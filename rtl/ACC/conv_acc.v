==> flow/design.v <==
module conv_acc #(
    parameter AW=9,DW=26,DN=7,CW1=28,CW2=25
) (
    input [DW*DN-1 : 0]       m_data1,
    input                     m_first,
    input                     m_last,
    input                     m_valid1,
    input                     m_valid1_pre, 
    input [DW*DN-1 : 0]       m_data2, 
    input [DW*DN-1 : 0]       m_data3, 
    input                     start, 
    input                     fc  ,
    input   [AW-1 : 0]        base,
    input   [AW-1 : 0]        size, 
    input   [CW1-1 : 0]       m_ctrl,
    output  [CW2-1 : 0]       s_ctrl,
    output   [AW-1 : 0]       m_addr2, 
    output   [AW-1 : 0]       m_addr3, 
    output   [AW-1 : 0]       m_w_addr,   
    output      [DW*DN-1 : 0] m_sum,
    output  reg               m_valid,
    output      [DW*DN-1 : 0] s_sum,
    output  reg               s_valid,
    output                    s_first,
    output                    s_last,
    input clk,
    input rst_n
);
wire           first_k_r;
wire           last_k_r;
wire                    first_k;
wire                    last_k ;
wire                    shift_n;
wire [CW2-1 : 0] ctrl2;
wire [CW2-1 : 0] ctrl2_r;
reg  [CW2-1 : 0] s_ctrl_r;
assign first_k = m_ctrl[27];
assign last_k  = m_ctrl[26];
assign shift_n = m_ctrl[25];
assign ctrl2=m_ctrl[24:0];
wire [AW-1 : 0] r_addr_w  ; 
reg  [AW-1 : 0] r_addr_r  ; 
reg  [AW-1 : 0] w_addr_r  ; 
reg  [AW-1 : 0] w_addr_r1 ;
reg  [AW-1 : 0] w_addr_r2 ;
reg  [AW-1 : 0] w_addr_r3 ;
reg  [AW-1 : 0] w_addr_r4 ;
reg [AW-1 :0] residue;
wire [2*DW*DN+27 :0] m_data_bus;
wire [2*DW*DN+27 :0] s_data_bus;
wire       m_data_valid;
wire m_valid_w;
wire s_valid_w;
wire data_valid;
wire first,last;
reg first_r,last_r;
reg m_valid2;
wire [DW*DN-1 : 0] m_data_2;
wire [DW*DN-1 : 0] data2_w;
wire [DW*DN-1 : 0] data1;
wire [DW*DN-1 : 0] data2;
wire [DW*DN-1 : 0] sum;
reg  [DW*DN-1 : 0] sum_r;
wire [DW*DN-1 : 0] m_data1_sft;
wire [DW*DN-1 : 0] m_data2_sft;
assign m_data_valid = m_valid1_pre;
always @(posedge clk or negedge rst_n) begin
    if(!rst_n) begin
        r_addr_r      <= 0;
        w_addr_r      <= 0;
    end
    else if(residue!=0 && m_data_valid && !fc) begin
        r_addr_r      <= r_addr_r+1 ;
        w_addr_r      <= w_addr_r+1;
    end
    else if(start && residue==0  ) begin
        r_addr_r      <= base;
        w_addr_r      <= 0;
    end
    else begin
        r_addr_r      <= r_addr_r;
        w_addr_r      <= w_addr_r;
    end    
end
always @(posedge clk or negedge rst_n) begin
    if(!rst_n)
        residue     <= 0;
    else if(residue!=0 && m_data_valid)
        residue     <= residue-1;
    else if(start && residue==0  )
        residue     <= size;
    else
        residue     <= 0;
end
assign r_addr_w = r_addr_r;
assign m_addr2 = r_addr_w;
assign m_addr3 = r_addr_w;
wire fc_acc;
assign fc_acc = fc && ((first_k && !m_first) || !first_k ); 
assign m_data_2 = first_k ? m_data2 : m_data3;
genvar j;
generate
    for(j=0;j<DN;j=j+1) begin: shift
        acc_shift #(.DW(DW)) i_SHIFT(
            .m_data1  (m_data1[DW*j +: DW]),
            .m_data2  (m_data_2[DW*j +: DW]),
            .m_shift_n(shift_n),
            .s_data1  (m_data1_sft[DW*j +: DW]),
            .s_data2  (m_data2_sft[DW*j +: DW])
        );
    end
endgenerate
assign m_data_bus={m_first,m_last,m_data1_sft,m_data2_sft,ctrl2,first_k,last_k};
axi_frs #(.DW(2*DW*DN+25)) i_axi_frs_data(
    .m_data(m_data_bus),
    .m_valid(m_valid1),
    .m_ready(),
    .s_data(s_data_bus),
    .s_valid(data_valid),
    .s_ready(1'b1),
    .clk(clk),
    .rst_n(rst_n)
);
assign {first,last,data1,data2,ctrl2_r,first_k_r,last_k_r} = s_data_bus;
assign data2_w = fc_acc ?  sum_r : data2;
genvar i;
generate
    for(i=0;i<DN;i=i+1) begin: add_gen
        assign sum[i*DW +: DW] = data1[i*DW +: DW] + data2[i*DW +: DW];
    end
endgenerate
assign m_valid_w = (last_k_r) ? 0 : data_valid;
assign s_valid_w = (last_k_r) ? data_valid : 0;
always @(posedge clk or negedge rst_n) begin
    if (!rst_n) begin
        sum_r       <= 0;
        m_valid     <= 0;
        s_valid     <= 0;
        s_ctrl_r    <= 0;
        w_addr_r1   <= 0;
        w_addr_r2   <= 0;
        w_addr_r3   <= 0;
        w_addr_r4   <= 0;
        first_r     <= 0;
        last_r      <= 0;
    end
    else begin
        sum_r    <= sum;
        m_valid  <= m_valid_w;
        s_valid  <= s_valid_w;
        s_ctrl_r <= ctrl2_r;
        w_addr_r1   <= w_addr_r;
        w_addr_r2   <= w_addr_r1;
        w_addr_r3   <= w_addr_r2;
        w_addr_r4   <= w_addr_r3;
        first_r     <= first    ;
        last_r      <= last     ;
    end
end
assign m_w_addr = fc? base : w_addr_r4;
assign m_sum  = sum_r;
assign s_sum  = sum_r;
assign s_ctrl = s_ctrl_r;
assign s_first = first_r;
assign s_last  = last_r;
endmodule
module axi_frs #(parameter DW ='d64) (
    input  [DW-1 : 0] m_data,
    input             m_valid,
    output            m_ready,
    output reg [DW-1 : 0] s_data,
    output reg            s_valid,
    input                 s_ready,
    input                 clk,
    input                 rst_n
);
assign m_ready = (~s_valid) | s_ready;
always @(posedge clk or negedge rst_n) begin
    if(!rst_n)
        s_valid <= 1'b0;
    else if(m_valid == 1'b1)
        s_valid <= 1'b1;
    else if(s_ready == 1'b1)
        s_valid <= 1'b0; 
end
always @(posedge clk or negedge rst_n) begin
    if(!rst_n)
        s_data <= 'd0;
    else if(m_valid==1'b1 && m_ready==1'b1)
        s_data <=m_data;
end
endmodule
module acc_shift #(parameter DW=22
) (
    input  signed     [DW-1 : 0]      m_data1     ,
    input  signed     [DW-1 : 0]      m_data2     ,
    input             [2    : 0]      m_shift_n   ,
    output signed     [DW-1 : 0]      s_data1     ,
    output signed     [DW-1 : 0]      s_data2     
);
reg  signed   [DW : 0]   d1_r,d2_r   ;
wire lsb1;
wire lsb2;
always@(*) begin
    d1_r <= {m_data1,1'b0} >>> m_shift_n;
    d2_r <= {m_data2,1'b0} >>> m_shift_n;
end
assign lsb1=d1_r[0] || d1_r[1];
assign lsb2=d2_r[0] || d2_r[1];
assign s_data1 = {d1_r[DW : 2],lsb1};
assign s_data2 = {d2_r[DW : 2],lsb2};
endmodule
; ---- Reports on conv_acc
; The steps from the RTL of conv_acc to its reports follow in flow order.
; Line numbers count from 1 in the design file above.
; Library cell names are shortened.
; Not given: --
[inputs]
design = conv_acc
clock_port = clk
cell_library = sky130hd
pvt_corner = tt_025C_1v80

; ---- Word-level counts
; Yosys after proc, flatten, opt, wreduce and memory -nomap, before mapping. Memory bits, and registers merged into a memory's read port (data or address), are not among the register bits. Print and check cells are not counted. Equal cells are merged and count once.
[op_classes]
n_logic = 0
multipliers = 0
n_addsub = 10
div_mod_pow = 0
n_eq = 0
muxes = 11
cmp = 0
n_reduce_logical = 21
shifts = 14
[ops]
columns = operator, count
row1 = >>> shifter 27 x 1 -> 27 bit, 13
row2 = 2-to-1 mux 182 bit, 1
row3 = adder 26 bit, 6
row4 = 2-to-1 mux 9 bit, 7
row5 = >>> shifter 27 x 1 -> 25 bit, 1
row6 = adder 24 x 26 -> 26 bit, 1
row7 = adder 9 x 1 -> 9 bit with constant B, 2
row8 = logical OR 1 bit, 14
row9 = subtractor 9 x 1 -> 9 bit with constant B, 1
row10 = zero test 9 bit, 1
row11 = nonzero test 9 bit, 1
row12 = logical AND 1 bit, 3
row13 = 2-to-1 mux 1 bit, 3
row14 = nonzero test 2 bit, 1
row15 = zero test 1 bit, 1
[word_totals]
register_bits = 662
output_inout_bits = 420
elab_cells = 69
in_bits = 600
mem_count = 0
clocked_rd_ports_x_width = 0
mem_bits_ro = 0
latchBits = 0
mem_bits_rw = 0

; ---- Depth
; Yosys ltp: most cells in a row. Word level: on the elaborated netlist, between registers, memories and ports. Mapped: between sequential cells and ports; inverters and the memories' decode and read muxes count.
[logic_depth]
word_depth = 4
abc_area = 0
ltp_mapped = 11
depth_no_buf = 11

; ---- Synthesis result
; The flow's flattened synthesis, as Yosys stat reports it; memories are mapped. The netlist is that of the ABC_AREA named above (0 if unset); the other value can give another one.
[types]
columns = cell_type, count, type_area_um2
row1 = dfrtp_1, 661, 1.65E+04
row2 = mux2_2, 274, 3.09E+03
row3 = mux2i_1, 260, 2.6E+03
row4 = ha_1, 177, 2.21E+03
row5 = a21oi_1, 414, 2.07E+03
row6 = buf_4, 194, 1.46E+03
row7 = nor2_1, 358, 1.34E+03
row8 = o21ai_0, 209, 1.05E+03
row9 = xnor2_1, 120, 1.05E+03
row10 = nand2_1, 188, 705.677
row11 = a21o_1, 80, 600.576
row12 = xor2_1, 49, 429.162
row13 = clkbuf_1, 106, 397.882
row14 = inv_1, 79, 296.534
row15 = nor2b_1, 43, 269.008
row16 = buf_1, 54, 202.694
row17 = nand3_1, 39, 195.187
row18 = fa_1, 7, 140.134
; Not listed: further types 55, cells in them 338.
[mapped]
synth_area_um2 = 37141.9
buf_cells = 359
ffs = 661
cell_count = 3650
; By module: a second synthesis without flattening, with its own total; a netlist apart from the flattened one above.
[unflattened]
hier_cells = 4566
area_unflattened_um2 = 48083.6
; Each row is one instance without its submodules.
[modules]
columns = module, area_um2, seq_area_um2, n_cells, instances
row1 = conv_acc, 19760.2, 6806.5, 1998, 1
row2 = axi_frs #(DW=389), 15720.1, 9759.4, 825, 1
row3 = acc_shift #(DW=26), 1800.5, 0.0, 249, 7

; ---- Timing after synthesis
; OpenSTA on the mapped netlist: ideal clock, no wires. The path of least setup slack (recovery checks aside). Input and output delay are each 20% of the period. Register names are those of the netlist, which keeps one name where synthesis merged equal registers.
[synth_path]
kind = in2reg
start = input port m_ctrl[27]
end = register i_axi_frs_data.s_data[129]
stages = 7
slack_ns = 2.451
required_ns = 5.310
delay_ns = 1.893
clock_period_ns = 5.43
arrival_time_ns = 2.859
period_less_setup_slack_ns = 2.979
; "delay_ns" = arrival - input delay + setup time.
; "stages": output pins that drive a net of the path, with the launching flip-flop's if there is one; two outputs of one cell count as two.
; "period_less_setup_slack_ns" is the clock period less the worst setup slack; recovery checks do not enter. This is arithmetic on one report: input and output delays are still those of the set period (20% each).
; The rows between start and end are the longest chain of elaborated cells between them; the timing report does not say that the signal goes this way. Where chains are equally long, one stands for them.
; Each line given opens the expression or statement behind the cell; cells for indexed reads and writes are added by Yosys, which also makes memories of some case tables.
[synth_between]
path_cell_list = clkbuf_1 -> clkbuf_1 -> clkbuf_1 -> buf_2 -> mux2i_1 -> nand2_1 -> a31o_2
elab_chain_cells = 2
[synth_lines]
columns = item, line
row1 = "start, declared", 15  ; input   [CW1-1 : 0]       m_ctrl,
row2 = 2-to-1 mux 182 bit, 100  ; assign m_data_2 = first_k ? m_data2 : m_data3;
row3 = >>> shifter 27 x 1 -> 27 bit, 206  ; d2_r <= {m_data2,1'b0} >>> m_shift_n;
row4 = "end, assigned", 188  ; s_data <= 'd0;
row5 = "end, assigned", 190  ; s_data <=m_data;
row6 = "end, declared", 171  ; output reg [DW-1 : 0] s_data,

; ---- Worst path after layout
; From the final timing report of run 2: the path of least setup slack in the routed layout; clock arrival at registers is part of the times.
[layout_path]
kind = in2out
start = input port fc
end = output port m_w_addr[0]
slack_ns = 1.05
required_ns = 3.71
stages = 3
out_delay_ns = 0.93
arrival_time_ns = 2.66
clock_period_ns = 4.64
; The rows between start and end are the longest chain of elaborated cells between them; the timing report does not say that the signal goes this way. Where chains are equally long, one stands for them.
[layout_between]
path_cell_list = clkdlybuf4s50_1 -> mux2_2 -> clkdlybuf4s50_1
elab_chain_cells = 1
[layout_lines]
columns = item, line
row1 = "start, declared", 12  ; input                     fc  ,
row2 = 2-to-1 mux 9 bit, 160  ; assign m_w_addr = fc? base : w_addr_r4;
row3 = "end, declared", 19  ; output   [AW-1 : 0]       m_w_addr,

; conv_acc through Yosys and OpenROAD on sky130hd: 2 stored runs, unordered, with their settings and measured results. The constraints put input and output delay at 20% of the set period each and load the outputs with 0.01 pF.
; "achieved_period_ns" means the clock period less the worst setup slack. The figure is calculated, with input and output delays left at 20% of the set period.
; "power.total_mw" is the tool's figure for a default switching activity; nothing was simulated.

[run 1: settings]
period_ns = 2.82
CORE_UTILIZATION = 66
SETUP_SLACK_MARGIN = 0.3
PLACE_DENSITY = 0.8
CORE_ASPECT_RATIO = 0.59
CELL_PAD_IN_SITES_DETAIL_PLACEMENT = 2
TNS_END_PERCENT = 95
CAP_MARGIN = 10
CORE_MARGIN = 2
SLEW_MARGIN = 20
[run 1: results]
outcome = incomplete, placement halted on PPL-0024

[run 2: settings]
period_ns = 4.64
CAP_MARGIN = 20
CORE_MARGIN = 2
CORE_UTILIZATION = 40
SLEW_MARGIN = 20
[run 2: results]
synth_area_um2 = 37141.9
fin_tns_ns = 0.000
post_route_util_pct = 54.4
achieved_period_ns = 3.586
final_hold_ws_ns = 0.344
fin_ws_ns = 1.054
power.total_mw = 24.289
dieArea_um2 = 95308.0
final_cell_area_um2 = 49925.4
