==> flow/design.v <==
module c_rmux #(
    parameter DW0=16,DW=8,DN=8,IFW=7,AW=14
) (
    input [DW0-1 : 0]       m_data0         , 
    input                   m_data_first0   ,
    input                   m_data_last0    ,
    input                   m_data_valid0   ,
    output                  m_data_ready0   ,
    input [DN*DW-1 : 0]     m_data1         , 
    input                   m_data_first1   ,
    input                   m_data_last1    ,
    input                   m_data_valid1   ,
    output                  m_data_ready1   ,  
    input [DN*DW-1 : 0]     m_data2         , 
    input                   m_data_first2   ,
    input                   m_data_last2    ,
    input                   m_data_valid2   ,
    output                  m_data_ready2   ,  
    output [DN*DW-1 : 0]    s_data          ,
    output                  s_data_first    ,
    output                  s_data_last     ,
    output                  s_data_valid    ,
    input                   s_data_ready    ,   
    input  [IFW-1   : 0]    rinfo           , 
    input  [54      : 0]    m_info          ,
    output [54      : 0]    s_info          ,
    input [AW-1 : 0]        m_addr          ,
    input                   m_addr_first    ,
    input                   m_addr_last     ,
    input                   m_addr_valid    ,
    output                  m_addr_ready    ,
    output                  s_read_pic_ready,
    output [AW-1 : 0]       s_addr          ,
    output                  s_addr_first    ,
    output                  s_addr_last     ,
    output                  s_addr_valid0   , 
    input                   s_addr_ready0   ,
    output                  s_addr_valid1   , 
    input                   s_addr_ready1   ,
    output                  s_addr_valid2   , 
    input                   s_addr_ready2   ,
    input                   clk             ,
    input                   rst_n    
);
wire [2:0] channel;
wire    mem_sel;
wire    ram_sel;
wire    a_mem_sel;
wire    a_ram_sel;
wire    d_mem_sel;
wire    d_ram_sel;
wire [AW+8 : 0] m_addr_bus;
wire [AW+8 : 0] s_addr_bus;
wire [IFW-1 : 0] info_pass ;
reg  [IFW-1 : 0] s_info_r ;
wire [DN*DW-1 : 0] pic_data;
wire [DN*DW-1 : 0] data_sel;
wire               first_sel;
wire               last_sel;
reg  [DN*DW-1 : 0] data_out;
wire [DN*DW+1 : 0] m_data_bus;
wire               m_data_valid;
wire [DN*DW+1 : 0] s_data_bus;
assign s_read_pic_ready = rinfo[4];
assign s_info =  m_info;  
assign mem_sel = rinfo[3];
assign ram_sel = rinfo[2];
assign a_mem_sel = info_pass[3];
assign a_ram_sel = info_pass[2];
always @(posedge clk or negedge rst_n) begin
    if(!rst_n)
        s_info_r <= 0;
    else
        s_info_r <= info_pass;
end
assign d_mem_sel = s_info_r[3];
assign d_ram_sel = s_info_r[2];
assign channel = s_info_r[6:4];
assign m_addr_bus = {rinfo,m_addr_first, m_addr_last, m_addr};
axi_frs #(.DW(AW+8)) i_frs_addr0(
    .m_data(m_addr_bus),
    .m_valid(m_addr_valid),
    .m_ready(m_addr_ready),
    .s_data(s_addr_bus),
    .s_valid(s_addr_valid),
    .s_ready(s_addr_ready),
    .clk(clk),
    .rst_n(rst_n)
);
assign {info_pass, s_addr_first, s_addr_last, s_addr} = s_addr_bus;
assign s_addr_valid0 = ~a_mem_sel && s_addr_valid ;
assign s_addr_valid1 = a_mem_sel && ~a_ram_sel && s_addr_valid ;
assign s_addr_valid2 = a_mem_sel && a_ram_sel && s_addr_valid ;
assign s_addr_ready = mem_sel ? (ram_sel ? s_addr_ready2: s_addr_ready1) : s_addr_ready0;
assign pic_data = {40'h0,m_data1[15:11],3'b0,m_data1[10:5],2'b0,m_data1[4:0],3'b0};
assign data_sel = d_mem_sel ? (d_ram_sel ? m_data2 : m_data1) : pic_data ;
genvar i;
generate
    for (i = 0;i<DN ;i=i+1 ) begin
        always @(*) begin
            case (channel)
                3'b000: data_out = data_sel;
                3'b001: data_out = {'h0,data_sel[DW-1   : 0]};
                3'b010: data_out = {'h0,data_sel[2*DW-1 : 0]};
                3'b011: data_out = {'h0,data_sel[3*DW-1 : 0]};
                3'b100: data_out = {'h0,data_sel[4*DW-1 : 0]};
                3'b101: data_out = {'h0,data_sel[5*DW-1 : 0]};
                3'b110: data_out = {'h0,data_sel[6*DW-1 : 0]};
                3'b111: data_out = {'h0,data_sel[7*DW-1 : 0]};
                default: data_out= data_sel;
            endcase
        end
    end
endgenerate
assign first_sel = d_mem_sel ? (d_ram_sel ? m_data_first2 : m_data_first1) : m_data_first0 ;
assign last_sel = d_mem_sel ? (d_ram_sel ? m_data_last2 : m_data_last1) : m_data_last0 ;
assign m_data_bus = {first_sel, last_sel, data_out};
assign m_data_valid = d_mem_sel ? (d_ram_sel ? m_data_valid2 : m_data_valid1) : m_data_valid0 ;
axi_frs #(.DW(DN*DW+2)) i_frs_data(
    .m_data(m_data_bus   ),
    .m_valid(m_data_valid),
    .m_ready(            ),
    .s_data(s_data_bus),
    .s_valid(s_data_valid),
    .s_ready(s_data_ready),
    .clk(clk),
    .rst_n(rst_n)
);
assign s_data       = s_data_bus[DW*DN-1 : 0]   ;
assign s_data_first = s_data_bus[DW*DN+1]       ;
assign s_data_last  = s_data_bus[DW*DN  ]       ;
endmodule
module axi_frs #(parameter DW ='d64) (
    input  [DW-1 : 0] m_data,
    input             m_valid,
    output            m_ready,
    output reg [DW-1 : 0] s_data,
    output reg            s_valid,
    input                 s_ready,
    input                 clk,
    input                 rst_n
);
assign m_ready = (~s_valid) | s_ready;
always @(posedge clk or negedge rst_n) begin
    if(!rst_n)
        s_valid <= 1'b0;
    else if(m_valid == 1'b1)
        s_valid <= 1'b1;
    else if(s_ready == 1'b1)
        s_valid <= 1'b0; 
end
always @(posedge clk or negedge rst_n) begin
    if(!rst_n)
        s_data <= 'd0;
    else if(m_valid==1'b1 && m_ready==1'b1)
        s_data <=m_data;
end
endmodule
# Tool chain data of c_rmux
# Tool output for the design above, in the order of the flow.
# Lines are those of the file above, counted from 1.
# Cell names lack the library's common part.
# A cell with - has no value.
[setup] top_module="c_rmux" clk_port="clk" lib="sky130hd" pvt_corner="tt_025C_1v80"

# After elaboration
# Source: Yosys, flattened and elaborated, memories not mapped. Widths are those after wreduce. Registers that Yosys merges into a memory's read port (data or address) are not register bits. Print and check cells do not count. Equal cells are merged and count once.
[classes] n_addsub=0 mul=0 div=0 compare=0 equal=3 shift=0 n_mux=15 bitwise=6 n_reduce_logical=10
[ops] cell="case mux 64 bit (select 4 bit)" n=1
[ops] cell="2-to-1 mux 64 bit" n=2
[ops] cell="2-to-1 mux 1 bit" n=12
[ops] cell="logical AND 1 bit" n=7
[ops] cell="inverter 1 bit" n=4
[ops] cell="equality test 2 bit (second input constant)" n=2
[ops] cell="nonzero test 2 bit" n=2
[ops] cell="zero test 3 bit" n=1
[ops] cell="OR 1 bit" n=2
[ops] cell="equality test 2 x 1 -> 1 bit (second input constant)" n=1
[bits] register_bits=96 latch_bits=0 ramBits=0 mem_bits_ro=0 clocked_rd_ports_x_width=0 mem_count=0 input_bits=238 output_inout_bits=146 wordCells=39

# Depth
# Yosys ltp: most cells in a row. Word level: on the elaborated netlist, between registers, memories and ports. Mapped: between sequential cells and ports; inverters and the memories' decode and read muxes count.
[logic_depth] word_depth=4 abc_area=0 mapped_depth=6 ltp_nobuf=3

# Mapped cells and area
# Yosys stat after the flow's synthesis: flattened, memories mapped to cells. It holds for the ABC_AREA given above (unset counts as 0); a run with the other value may have another netlist.
[types] type="dfrtp_1" n=92 type_area_um2=2.3E+03
[types] type="mux2i_1" n=68 type_area_um2=680.653
[types] type="buf_4" n=74 type_area_um2=555.533
[types] type="mux2_1" n=40 type_area_um2=450.432
[types] type="mux2_2" n=26 type_area_um2=292.781
[types] type="o211ai_1" n=36 type_area_um2=270.259
[types] type="nor2_1" n=61 type_area_um2=228.97
[types] type="a222oi_1" n=18 type_area_um2=180.173
[types] type="and2_1" n=20 type_area_um2=125.12
[types] type="clkbuf_1" n=28 type_area_um2=105.101
[types] type="nand3_1" n=19 type_area_um2=95.091
[types] type="a211oi_1" n=11 type_area_um2=82.579
[types] type="buf_2" n=12 type_area_um2=60.058
[types] type="a21oi_1" n=9 type_area_um2=45.043
[types] type="buf_6" n=4 type_area_um2=45.043
[types] type="nor2b_1" n=7 type_area_um2=43.792
[types] type="nor3b_1" n=5 type_area_um2=37.536
[types] type="a21o_1" n=4 type_area_um2=30.029
# Not listed: further types 12, cells in them 16.
[synth_totals] cells=550 synth_area_mm2=0.0057342 seq_area_mm2=0.0023022 ff_cells=92 buf_cells=120
# By module: a second synthesis without flattening, with its own total; a netlist apart from the flattened one above.
[unflattened] hier_cells=439 hier_area_mm2=0.005489
# Each row is one instance without its submodules.
[modules] mod="axi_frs (DW=66)" instances=1 n_cells=143 area_mm2=0.0026976 seq_area_mm2=0.0016766
[modules] mod="c_rmux" instances=1 n_cells=246 area_mm2=0.0018205 seq_area_mm2=0.0001001
[modules] mod="axi_frs (DW=22)" instances=1 n_cells=50 area_mm2=0.0009709 seq_area_mm2=0.0005756

# Timing after synthesis
# Source: OpenSTA report_checks on the synthesized netlist (no wires, ideal clock, input and output delay 20% of the period each), path of least setup slack; recovery checks are left aside. Register names are those of the netlist, which keeps one name where synthesis merged equal registers.
[synth_path] kind="register -> register" from="register s_info_r[2]" to="register i_frs_data.s_data[19]" clock_period_ns=2.23 setup_time_ns=0.128 launch_ns=0.000 arrival_ns=1.523 t_required_ns=2.102 slack_ns=0.579 path_delay_ns=1.651 path_stages=7 n_path_buf=3 period_less_setup_slack_ns=1.651
# "path_delay_ns" is the arrival time less input delay plus setup time.
# "path_stages" counts driving pins, that of a launching flip-flop among them; a cell with two outputs on the path counts twice.
# "period_less_setup_slack_ns" = period - worst setup slack (recovery checks aside). The figure is calculated, with input and output delays left at 20% of the set period.
# The rows between start and end are the longest chain of elaborated cells between them; the timing report does not say that the signal goes this way. Where chains are equally long, one stands for them.
# Each line given opens the expression or statement behind the cell; cells for indexed reads and writes are added by Yosys, which also makes memories of some case tables.
[synth_via] path_cell_list="dfrtp_1 > buf_2 > mux2i_1 > a221oi_2 > buf_4 > buf_6 > mux2_1" elab_chain_cells=3 cells_between=6 lines_between=4 cone_classes="mux (5); reduce/logical (1)"
[synth_rtl] item="from (assign)" line_no=72 rtl="s_info_r <= 0;"
[synth_rtl] item="from (assign)" line_no=74 rtl="s_info_r <= info_pass;"
[synth_rtl] item="2-to-1 mux 64 bit (2 in a row)" line_no=96 rtl="assign data_sel = d_mem_sel ? (d_ram_sel ? m_data2 : m_data1) : pic_data ;"
[synth_rtl] item="case mux 64 bit (select 4 bit)" line_no=101 rtl="case (channel)"
[synth_rtl] item="to (assign)" line_no=154 rtl="s_data <= 'd0;"
[synth_rtl] item="to (assign)" line_no=156 rtl="s_data <=m_data;"
[synth_rtl] item="to (decl)" line_no=137 rtl="output reg [DW-1 : 0] s_data,"

Subject: flow runs of c_rmux

Hi,

Module c_rmux, platform sky130hd: 2 stored runs of the flow (Yosys, OpenROAD) with differing settings, in no particular order. Input and output delays are each 20% of the period that was set; the output load is 0.01 pF.
[stored run 1] settings: period_ns=2.25, CORE_UTILIZATION=47, SETUP_SLACK_MARGIN=0.11, PLACE_DENSITY_LB_ADDON=0.25, CELL_PAD_IN_SITES_DETAIL_PLACEMENT=2, GPL_TIMING_DRIVEN=1, CAP_MARGIN=20, CORE_MARGIN=2, SLEW_MARGIN=20
[stored run 1] result: did not finish, placement stopped with DPL-0033
[stored run 2] settings: period_ns=1.75, CORE_UTILIZATION=59, CORE_MARGIN=3, CELL_PAD_IN_SITES_DETAIL_PLACEMENT=2, GPL_TIMING_DRIVEN=0, CTS_CLUSTER_SIZE=57, CTS_CLUSTER_DIAMETER=85, CAP_MARGIN=5, SLEW_MARGIN=20
[stored run 2] result: did not finish, placement stopped with PPL-0024

Regards
